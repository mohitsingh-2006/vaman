==> flow/design.v <==
module clock(
    input clk,
    output reg [3:0] h2,h1,m2,m1,s2,s1  
);
    reg temp;
    reg [3:0] e = 4'd0;
    reg [3:0] f = 4'd0;
    reg [3:0] d = 4'd0;
    reg [3:0] c = 4'd0;
    reg [3:0] a = 4'd0;
    reg [3:0] b = 4'd0;
    always @(posedge clk) begin
        s1 = {(~f[0]&f[3])|(f[0]&f[1]&f[2]), (~f[1]&f[2])|(~f[0]&f[2])|(f[0]&f[1]&~f[2]), (f[0]&~f[1]&~f[3])|(~f[0]&f[1]), (~f[0])};
        temp = f[0] & ~f[1] & ~f[2] & f[3];
        s2 = {1'd0, (~e[0]&e[2])|(e[1] & e[0]), (~e[2]&~e[1] & e[0])|(~e[0] & e[1]), (~e[0])};
        s2 = ({4{temp}} & s2) | ({4{~temp}} & e); 
        temp = temp & e[0] & ~e[1] & e[2] & ~e[3];
        m1 = {(~d[0]&d[3])|(d[0]&d[1]&d[2]) , (~d[1]&d[2])|(~d[0]&d[2])|(d[0]&d[1]&~d[2]), (d[0]&~d[1]&~d[3])|(~d[0]&d[1]), (~d[0])};
        m1 = ({4{temp}} & m1) | ({4{~temp}} & d); 
        temp = temp & d[0] & ~d[1] & ~d[2] & d[3];
        m2 = {1'd0, (~c[0]&c[2])|(c[1] & c[0]), (~c[2]&~c[1] & c[0])|(~c[0] & c[1]), (~c[0])};
        m2 = ({4{temp}} & m2) | ({4{~temp}} & c); 
        temp = temp & c[0] & ~c[1] & c[2] & ~c[3];
        h1 = {(~b[0]&b[3])|(b[0]&b[1]&b[2]), (~b[1]&b[2])|(~b[0]&b[2])|(b[0]&b[1]&~b[2]), (b[0]&~b[1]&~b[3])|(~b[0]&b[1]), (~b[0])};
        h1 = ({4{temp}} & h1) | ({4{~temp}} & b);         
        temp = temp & b[0] & ~b[1] & ~b[2] & b[3];
        h2 = {(~a[0]&a[3])|(a[0]&a[1]&a[2]) , (~a[1]&a[2])|(~a[0]&a[2])|(a[0]&a[1]&~a[2]), (a[0]&~a[1]&~a[3])|(~a[0]&a[1]), (~a[0])};
        h2 = ({4{temp}} & h2) | ({4{~temp}} & a);         
        temp = ~s1[0] & ~s1[1] & ~s1[2] & ~s1[3] &~s2[0] & ~s2[1] & ~s2[3] & ~s2[2] & ~a[0] & a[1] & ~a[2] & ~a[3] & b[0] & b[1] & ~b[2] & ~b[3] & c[0] & ~c[1] & c[2] & ~c[3] & d[0] & ~d[1] & ~d[2] & d[3];
        s1 = {4{~temp}} & s1;
        s2 = {4{~temp}} & s2;
        m1 = {4{~temp}} & m1;
        m2 = {4{~temp}} & m2;
        h1 = {4{~temp}} & h1;
        h2 = {4{~temp}} & h2;
        f = s1;
        e = s2;
        d = m1;
        c = m2;
        b = h1;
        a = h2;
    end
endmodule
module main(
    input b1, b2, b3, b4,
    output reg [5:0] power,
    output reg [3:0] disp
);
    wire clk;
    qlal4s3b_cell_macro u_qlal4s3b_cell_macro (
        .Sys_Clk0 (clk),
    );
    localparam integer Freq = 20000000;              
    localparam integer MUX_DIV = Freq/6;
    wire [3:0] h2, h1, m2, m1, s2, s1;
    reg [22:0] mux_counter = 0;
    reg [2:0] mux_index = 0;
    reg paused = 0;
    reg b1_prev = 0, b2_prev = 0, b3_prev = 0, b4_prev = 0;
    wire b2_fall = b2_prev && !b2;
    wire b3_fall = b3_prev && !b3;
    wire b4_fall = b4_prev && !b4;
    reg [15:0] pulse_remain = 0;     
    reg pulse_active = 0;
    reg aclk = 0;
    clock mainclock(
        .clk(aclk),
        .h2(h2), .h1(h1), .m2(m2), .m1(m1), .s2(s2), .s1(s1)
    );
    always @(posedge clk) begin
        b1_prev <= b1;      
        b2_prev <= b2;      
        b3_prev <= b3;      
        b4_prev <= b4;      
        if (b1_prev && ~b1)
            paused <= ~paused;
    end
    always @(posedge clk) begin
        if (mux_counter == MUX_DIV-1) begin
            mux_counter <= 0;
            mux_index <= (mux_index == 5) ? 0 : mux_index + 1;
        end else begin
            mux_counter <= mux_counter + 1;
        end
        case(mux_index)
            0: begin disp <= s1; power <= 6'b000001; end
            1: begin disp <= s2; power <= 6'b000010; end
            2: begin disp <= m1; power <= 6'b000100; end
            3: begin disp <= m2; power <= 6'b001000; end
            4: begin disp <= h1; power <= 6'b010000; end
            5: begin disp <= h2; power <= 6'b100000; end
            default: begin disp <= 4'd0; power <= 6'b000000; end
        endcase
    end
    always @(posedge clk) begin
        aclk <= 0;
        if (!paused) begin
            if (mux_counter == MUX_DIV-1 && mux_index == 5) aclk <= 1;
            pulse_active <= 0;
            pulse_remain <= 0;
        end else begin
            if (!pulse_active) begin
                if (b2_fall) begin
                    pulse_remain <= 1; pulse_active <= 1;
                end else if (b3_fall) begin
                    pulse_remain <= 60; pulse_active <= 1;
                end else if (b4_fall) begin
                    pulse_remain <= 3600; pulse_active <= 1;
                end
            end else if (pulse_remain > 0) begin
                aclk <= 1;
                pulse_remain <= pulse_remain - 1;
                if (pulse_remain == 1)
                    pulse_active <= 0;
            end
        end
    end
endmodule
[Tool chain data of clock]
What the tools print for clock, step after step.
Lines are those of the file above, counted from 1.
Operators carry their Yosys type and port widths (W data, S select, Z words).
Cell names lack the library's common part.
Not given: --
Design
  design top: clock
  clock: clk
  library: sky130hd
  timing corner: tt_025C_1v80

[Word-level counts]
Yosys after proc, flatten, opt, wreduce and memory -nomap, before mapping. Enables and synchronous resets that opt folds into registers are not counted as muxes. Memory bits, and registers merged into a memory's read port (data or address), are not among the register bits. Print and check cells are not counted.
Storage and ports
  register bits after elaboration: 48
  output and inout bits: 24
Cells by class
  bitwise logic cells: 165
Operators with widths (number)
  $and A1 B1 Y1: 87
  $and A4 B4 Y4: 14
  $not A1 Y1: 37
  $or A1 B1 Y1: 20
  $or A4 B4 Y4: 5
  $and A4 B3 Y4: 2

[Depth]
Yosys ltp: most cells in a row. Word level: on the elaborated netlist, between registers, memories and ports. Mapped: between sequential cells and ports; inverters and the memories' decode and read muxes count.
Depth
  depth after elaboration: 30
  ABC_AREA: 0
  depth in mapped cells: 13

[Mapped cells and area]
Yosys stat after the flow's synthesis: flattened, memories mapped to cells. It holds for the ABC_AREA given above (unset counts as 0); a run with the other value may have another netlist.
Cell types (number)
  dfxtp_1: 48
  nand2_1: 17
  and4bb_2: 4
  ha_1: 4
  nor2b_1: 5
  xnor2_1: 3
  xor2_1: 3
  or3_1: 4
  and4bb_4: 1
  nor3_4: 1
  a21o_1: 2
  nand3_1: 3
  nor2_1: 4
  nor3_1: 3
  nand4_1: 2
  nand4_2: 1
  mux2_2: 1
  a21oi_1: 2
Other cell types: 9; their cells: 11.
Synthesis totals
  mapped cells: 119
  mapped area: 1446.4 µm²
  sequential area: 960.9 µm²
  flip-flops: 48
  buffer cells: 1

[Worst setup path after synthesis]
Path of least setup slack by OpenSTA after synthesis, without wires, with an ideal clock, recovery checks aside; 20% of the period is set as input and as output delay. Where synthesis merged equal registers, the netlist keeps one of their names.
Timing path post-synthesis
  kind: reg-to-reg
  start: register f[2]
  end: register a[1]
  period: 3.8 ns
  library setup time: 0.070 ns
  launch time at the first pin: 0.000 ns
  arrival time: 2.859 ns
  setup slack: 0.871 ns
  delay of the path: 2.929 ns
  stages on the path: 14
  buffers on the path: 0
  period reached after synthesis: 2.929 ns
"delay of the path" is the arrival time less input delay plus setup time.
"stages on the path": output pins that drive a net of the path, with the launching flip-flop's if there is one; two outputs of one cell count as two.
"period reached after synthesis" is the clock period less the worst setup slack; recovery checks do not enter. This is arithmetic on one report: input and output delays are still those of the set period (20% each).
Between the ends stands the longest chain of elaborated cells between them, by number of cells; it is not shown to be the way that was timed. Of several equally long chains one is given.
Each line given opens the expression or statement behind the cell; cells for indexed reads and writes are added by Yosys, which also makes memories of some case tables.
Between the ends, post-synthesis
  cells stage by stage: dfxtp_1 and4bb_2 ha_1 and4bb_2 ha_1 nor4bb_1 ha_1 nand2_1 nor3_1 ha_1 and4bb_4 nand2_2 or3_1 a21oi_2
  cells in the longest elaborated chain: 29
Ends and longest elaborated chain, post-synthesis
  start: declaration: RTL line 7  | reg [3:0] f = 4'd0;
  start: assignment: RTL line 36  | f = s1;
  $not A1 Y1: RTL line 14  | temp = f[0] & ~f[1] & ~f[2] & f[3];
  $and A1 B1 Y1 (2 in a row): RTL line 14
  $not A1 Y1: RTL line 16  | s2 = ({4{temp}} & s2) | ({4{~temp}} & e);
  $and A4 B4 Y4: RTL line 16
  $or A4 B4 Y4: RTL line 16
  $not A1 Y1: RTL line 29  | temp = ~s1[0] & ~s1[1] & ~s1[2] & ~s1[3] &~s2[0] & ~s2[1] & ~s2[3] & ~s2[2] & ~a[0] & a[1] & ~a[2] & ~a[3] & b ...
  $and A1 B1 Y1 (20 in a row): RTL line 29
  $not A1 Y1: RTL line 35  | h2 = {4{~temp}} & h2;
  $and A4 B4 Y4: RTL line 35
  end: assignment: RTL line 41  | a = h2;
  end: declaration: RTL line 10  | reg [3:0] a = 4'd0;

[Worst path after layout]
Path of least setup slack in the final report of flow run A (OpenROAD, finished layout, wires in). Where an end is a register, its clock arrival counts in the times.
Timing path after layout
  kind: reg-to-reg
  start: register f[1]
  end: register a[1]
  period: 3.08 ns
  library setup time: 0.06 ns
  launch time at the first pin: 0.37 ns
  arrival time: 3.28 ns
  setup slack: 0.09 ns
  stages on the path: 14
  buffers on the path: 0
Between the ends stands the longest chain of elaborated cells between them, by number of cells; it is not shown to be the way that was timed. Of several equally long chains one is given.
Between the ends, after layout
  cells stage by stage: dfxtp_2 and4bb_2 ha_4 and4bb_2 ha_4 nor4bb_4 ha_2 nand2_2 nor3_4 ha_2 and4bb_4 nand2_4 or3_4 a21oi_2
  cells in the longest elaborated chain: 30
Ends and longest elaborated chain, after layout
  start: declaration: RTL line 7  | reg [3:0] f = 4'd0;
  start: assignment: RTL line 36  | f = s1;
  $not A1 Y1: RTL line 13  | s1 = {(~f[0]&f[3])|(f[0]&f[1]&f[2]), (~f[1]&f[2])|(~f[0]&f[2])|(f[0]&f[1]&~f[2]), (f[0]&~f[1]&~f[3])|(~f[0]&f[ ...
  $and A1 B1 Y1 (2 in a row): RTL line 13
  $or A1 B1 Y1: RTL line 13
  $not A1 Y1: RTL line 29  | temp = ~s1[0] & ~s1[1] & ~s1[2] & ~s1[3] &~s2[0] & ~s2[1] & ~s2[3] & ~s2[2] & ~a[0] & a[1] & ~a[2] & ~a[3] & b ...
  $and A1 B1 Y1 (23 in a row): RTL line 29
  $not A1 Y1: RTL line 35  | h2 = {4{~temp}} & h2;
  $and A4 B4 Y4: RTL line 35
  end: assignment: RTL line 41  | a = h2;
  end: declaration: RTL line 10  | reg [3:0] a = 4'd0;

Stored flow runs of clock (2 of them; Yosys, OpenROAD, sky130hd). They differ in their settings and are not a sequence. Constraints: input delay and output delay 20% of the set period each, output load 0.01 pF.
"allowed time less slack (worst setup path)" means the part of the period allowed to the worst setup path (the constraints hold back 20% at inputs and 20% at outputs) less its slack; where the path has registers, the arrival times of their clocks count too.
By "total power of the final layout" is meant OpenSTA's value without simulated activity: inputs other than the clock are taken to toggle once in ten clock periods, and the tool carries that through the logic.

==> flow run A: settings <==
{ "period_ns": 3.08, "CORE_UTILIZATION": 64, "CAP_MARGIN": 20, "CORE_MARGIN": 2, "SLEW_MARGIN": 20 }
==> flow run A: results <==
die area: 2656.4 µm²
standard-cell area after layout: 1904.3 µm²
final design utilization: 87.8 %
worst hold slack: 0.502 ns
total power of the final layout: 0.9197 mW
worst setup slack after layout: 0.094 ns
chip area in the Yosys report: 1446.4 µm²
allowed time less slack (worst setup path): 2.99 ns
worst setup path kind: reg-to-reg

==> flow run B: settings <==
{ "period_ns": 1.7, "CORE_UTILIZATION": 29, "PLACE_DENSITY_LB_ADDON": 0.18, "CORE_MARGIN": 2, "TNS_END_PERCENT": 15, "CTS_CLUSTER_SIZE": 33, "MIN_ROUTING_LAYER": "met1", "MAX_ROUTING_LAYER": "met4", "CAP_MARGIN": 20, "SLEW_MARGIN": 20 }
==> flow run B: results <==
die area: 5568.1 µm²
standard-cell area after layout: 2124.5 µm²
final design utilization: 44.7 %
worst hold slack: 0.482 ns
total power of the final layout: 1.907 mW
worst setup slack after layout: -1.037 ns
chip area in the Yosys report: 1446.4 µm²
allowed time less slack (worst setup path): 2.74 ns
worst setup path kind: reg-to-reg
